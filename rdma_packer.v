==> flow/design.v <==
module rdma_packer(
input  wire clk,
input  wire rst,
input  wire [0    : 0]    valid_slave,
output wire [0    : 0]    ready_slave,
output wire [31   : 0]    data_master,
output wire [3    : 0]    keep_master,
output wire [0    : 0]    valid_master,
output wire [0    : 0]    last_master,
input  wire [0    : 0]    ready_master,
input  wire [47   : 0]    src_address,
input  wire [47   : 0]    dst_address,
input  wire [0    : 0]    operation,
input  wire [30   : 0]    counter
);
localparam IDLE = 4'b01,
           HEAD = 4'b10;
reg [1:0] ps;
reg [1:0] ns;
wire is_idle;
wire is_head; 
assign is_idle = (ps == IDLE);
assign is_head = (ps == HEAD);
reg  [31  :0] temp_data;
reg  [3   :0] keep_out;
wire [0   :0] valid_out;
reg  [0   :0] last_out;
wire [0   :0] ready_out;
reg  [0   :0] last;
reg  [4   :0] header;
wire [31  :0] rdata;
wire header_last;
assign header_last = (header == 'd3);
assign valid_out = is_head;
assign last_out  = is_head & header_last;
assign ready_slave = ready_out;
assign data_master  = rdata;
assign valid_master = valid_out;
assign keep_master  = keep_out;
assign last_master  = last_out;
assign ready_out = ((ns == HEAD) | (is_head & (header < 'd3))) ? 0 : ready_master;
assign rdata = {
temp_data[7   :   0],
temp_data[15  :   8],
temp_data[23  :  16],
temp_data[31  :  24]
};
wire valid_ready_m;
assign valid_ready_m = valid_slave & ready_master;
wire valid_ready_s;
assign valid_ready_s = valid_slave & ready_slave;
always @(posedge clk or posedge rst) 
begin
    if (rst) ps <= IDLE;
    else     ps <= ns;
end
always @ (*)
begin
    case (ps)
        IDLE:   if  (valid_slave)   ns = HEAD;
                else                ns = IDLE;
        HEAD:   if (ready_master & header_last) 
                                    ns = IDLE;
                else                ns = HEAD;
        default:                    ns = IDLE;
    endcase
end
always @ (*)
    begin 
        keep_out = 0;
        if (is_head & header_last)
            keep_out = 4'hf;
        if (is_head)
            keep_out = 4'hf;
    end
always @ (*)
begin
    temp_data = 'd0;
    case (ps)
    HEAD:
        case (header)
            'd0   : 
            begin
                temp_data[31:0] = src_address[47:16];     
            end
            'd1   : 
            begin
                temp_data[31:16] = src_address[15:0];      
                temp_data[15:0] = dst_address[47:32];     
            end
            'd2   : 
            begin
                temp_data[31:0] = dst_address[31:0];      
            end
            'd3   : 
            begin
                temp_data[31:31] = operation[0:0];         
                temp_data[30:0] = counter[30:0];          
            end
        endcase
    endcase
end
always @(posedge clk or posedge rst) begin
    if (rst) 
        header <= 'd0;
    else if (~is_head)
        header <= 'd0;
    else if (ready_master)
        header <= header + 'd1;
    else
        header <= header;
end
endmodule
# --- Step by step through the tools: rdma_packer ---
# Tool output for the design above, in the order of the flow.
# Lines are those of the file above, counted from 1.
# Cell names lack the library's common part.
inputs:
  top_module: "rdma_packer"
  clock_port: "clk"
  library: "sky130hd"
  pvt_corner: "tt_025C_1v80"

# --- Word level ---
# Counts by Yosys on the flattened word-level netlist (proc, flatten, opt, wreduce; memories kept). Register bits leave out memories and registers merged into their read ports (data or address). Print and check cells are left out. Cells with the same type and inputs are merged into one.
word_totals:
  output_inout_bits: 39
  mem_count: 0
  ramBits: 0
  romBits: 0
  inputBits: 132
  clocked_rd_ports_x_width: 0
  ff_bits: 7
  latchBits: 0
  wordCells: 28
op_classes:
  mul: 0
  addsub: 1
  n_cmp: 1
  n_shift: 0
  muxes: 12
  div: 0
  reduce_logical: 1
  n_logic: 4
  equal: 7
ops:
  columns: ["cell", "n"]
  rows:
  - ["16-bit case mux with 4-bit select", 1]
  - ["15-bit case mux with 4-bit select", 1]
  - ["32-bit 2-to-1 mux", 1]
  - ["5-bit by 2-bit equality test with 1-bit output with constant B", 2]
  - ["5-bit 2-to-1 mux", 2]
  - ["4-bit 2-to-1 mux", 2]
  - ["5-bit by 1-bit adder with 5-bit output with constant B", 1]
  - ["5-bit by 1-bit equality test with 1-bit output with constant B", 1]
  - ["5-bit by 2-bit less-than comparator with 1-bit output with constant B", 1]
  - ["5-bit logical NOT", 1]
  - ["2-bit equality test with constant B", 2]
  - ["2-bit case mux with 2-bit select", 1]
  - ["1-bit case mux with 4-bit select", 1]
  - ["2-bit 2-to-1 mux", 2]
  - ["1-bit bitwise AND", 3]
  - ["2-bit by 1-bit equality test with 1-bit output with constant B", 1]
  - ["2-bit != test with constant B", 1]
  - ["1-bit OR", 1]
  - ["1-bit 2-to-1 mux", 1]

# --- Depth ---
# Depth = most cells in a row (Yosys ltp): at word level without a register or memory, in the mapped netlist without a sequential cell, where the memories' decode and read muxes count.
depth:
  word_depth: 7
  abc_area: 0
  mapped_depth: 6
  ltp_nobuf: 4

# --- Mapped cells and area ---
# Source: synth_stat.txt of the flow (Yosys; design flattened, memories mapped). It holds for the ABC_AREA given above (unset counts as 0); a run with the other value may have another netlist.
by_type:
  columns: ["cell", "n"]
  rows:
  - ["a22oi_1", 65]
  - ["a21oi_2", 30]
  - ["dfrtp_1", 6]
  - ["ha_1", 4]
  - ["clkbuf_1", 13]
  - ["buf_6", 3]
  - ["and2_1", 5]
  - ["o41ai_4", 1]
  - ["dfstp_2", 1]
  - ["xnor2_1", 3]
  - ["nor4b_4", 1]
  - ["buf_4", 3]
  - ["buf_2", 4]
  - ["a21oi_1", 3]
  - ["inv_1", 4]
  - ["nand4_1", 2]
  - ["nand2_1", 3]
  - ["mux2i_1", 1]
# Other cell types: 7; their cells: 7.
mapped:
  ff_cells: 7
  stdcells: 159
  seqArea_um2: 176.4
  n_buf: 23
  mapped_area_um2: 1330.0

# --- Worst setup path after synthesis ---
# OpenSTA on the mapped netlist: ideal clock, no wires. The path of least setup slack (recovery checks aside). Input and output delay are each 20% of the period. Register names are those of the netlist, which keeps one name where synthesis merged equal registers.
synth_path:
  kind: "reg2out"
  from: "register header[0]"
  to: "output data_master[0]"
  t_first_pin_ns: 0.000
  arrival_ns: 1.559
  period_ns: 2.29
  out_delay_ns: 0.458
  stages: 7
  slack_ns: 0.273
  t_required_ns: 1.832
  path_buffers: 2
  path_delay_ns: 1.559
  synth_period_reached_ns: 2.017
# "path_delay_ns" is the arrival time less input delay plus setup time.
# A path that ends at an output port has no setup time.
# "stages" counts driving pins, that of a launching flip-flop among them; a cell with two outputs on the path counts twice.
# "synth_period_reached_ns" = period - worst setup slack (recovery checks aside). The figure is calculated, with input and output delays left at 20% of the set period.
# The rows between start and end are the longest chain of elaborated cells between them; the timing report does not say that the signal goes this way. Where chains are equally long, one stands for them.
# A line is the first line of the expression or statement that the cell stems from. Yosys adds cells for indexed reads and writes and turns some case tables into memories.
# At most two assigning lines are given for a register; there are more.
synth_between:
  path_cell_list: "dfrtp_1 > inv_1 > ha_1 > buf_2 > o41ai_4 > buf_6 > a21oi_2"
  elab_chain_cells: 3
  cells_between: 6
  cone_classes: "eq/ne: 3; mux: 2; reduce/logical: 1"
synth_rtl:
  columns: ["item", "line", "rtl"]
  rows:
  - ["from (decl)", 30, "reg  [4   :0] header;"]
  - ["from (assign)", 109, "header <= header + 'd1;"]
  - ["from (assign)", 111, "header <= header;"]
  - ["5-bit by 2-bit equality test with 1-bit output", 81, "case (header)"]
  - ["15-bit case mux with 4-bit select", 81, null]
  - ["32-bit 2-to-1 mux", 79, "case (ps)"]
  - ["to (decl)", 6, "output wire [31   : 0]    data_master,"]

Memo
Re: implementation data of rdma_packer

Design rdma_packer on sky130hd. What follows are 2 stored runs of the flow, each under its own settings; their order means nothing. The constraints put input and output delay at 20% of the set period each and load the outputs with 0.01 pF.

--- run 1 ---
==> flow/run.sh <==
#!/bin/bash
# the make line also repeats the synthesis and layout settings of config.mk as NAME=value (left out here)
make -C /OpenROAD-flow-scripts/flow DESIGN_CONFIG=/design/flow/config.mk WORK_HOME=/design/flow/orfs CLKGATE_MAP_FILE= finish
==> flow/config.mk <==
export PLATFORM = sky130hd
export DESIGN_NAME = rdma_packer
export DESIGN_NICKNAME = rdma_packer
export VERILOG_FILES = /design/flow/design.v
export SDC_FILE = /design/flow/constraint.sdc
export NUM_CORES = 4
export LEC_CHECK = 0
export CAP_MARGIN = 20
export CELL_PAD_IN_SITES_DETAIL_PLACEMENT = 2
export CORE_MARGIN = 2
export CORE_UTILIZATION = 65
export CTS_CLUSTER_DIAMETER = 70
export CTS_CLUSTER_SIZE = 52
export HOLD_SLACK_MARGIN = 0.25
export PLACE_DENSITY = 0.57
export SETUP_SLACK_MARGIN = 0.79
export SLEW_MARGIN = 20
==> flow/constraint.sdc <==
create_clock -name core_clock -period 3.26 [get_ports {clk}]
set_input_delay 0.6520 -clock core_clock [delete_from_list [all_inputs] [get_ports {clk}]]
set_output_delay 0.6520 -clock core_clock [all_outputs]
set_load 0.01 [all_outputs]

==> results, as YAML <==
outcome: "unfinished; error PPL-0024 in placement"

--- run 2 ---
==> flow/run.sh <==
#!/bin/bash
# the make line also repeats the synthesis and layout settings of config.mk as NAME=value (left out here)
make -C /OpenROAD-flow-scripts/flow DESIGN_CONFIG=/design/flow/config.mk WORK_HOME=/design/flow/orfs CLKGATE_MAP_FILE= finish
==> flow/config.mk <==
export PLATFORM = sky130hd
export DESIGN_NAME = rdma_packer
export DESIGN_NICKNAME = rdma_packer
export VERILOG_FILES = /design/flow/design.v
export SDC_FILE = /design/flow/constraint.sdc
export NUM_CORES = 4
export LEC_CHECK = 0
export CAP_MARGIN = 20
export CELL_PAD_IN_SITES_GLOBAL_PLACEMENT = 0
export CORE_ASPECT_RATIO = 0.5
export CORE_MARGIN = 8
export CORE_UTILIZATION = 42
export CTS_CLUSTER_DIAMETER = 227
export CTS_CLUSTER_SIZE = 97
export GPL_ROUTABILITY_DRIVEN = 0
export GPL_TIMING_DRIVEN = 1
export HOLD_SLACK_MARGIN = 0.2
export MIN_ROUTING_LAYER = met1
export PLACE_DENSITY = 0.37
export SLEW_MARGIN = 35
==> flow/constraint.sdc <==
create_clock -name core_clock -period 3.27 [get_ports {clk}]
set_input_delay 0.6540 -clock core_clock [delete_from_list [all_inputs] [get_ports {clk}]]
set_output_delay 0.6540 -clock core_clock [all_outputs]
set_load 0.01 [all_outputs]

==> results, as YAML <==
outcome: "unfinished; error GPL-0301 in placement"
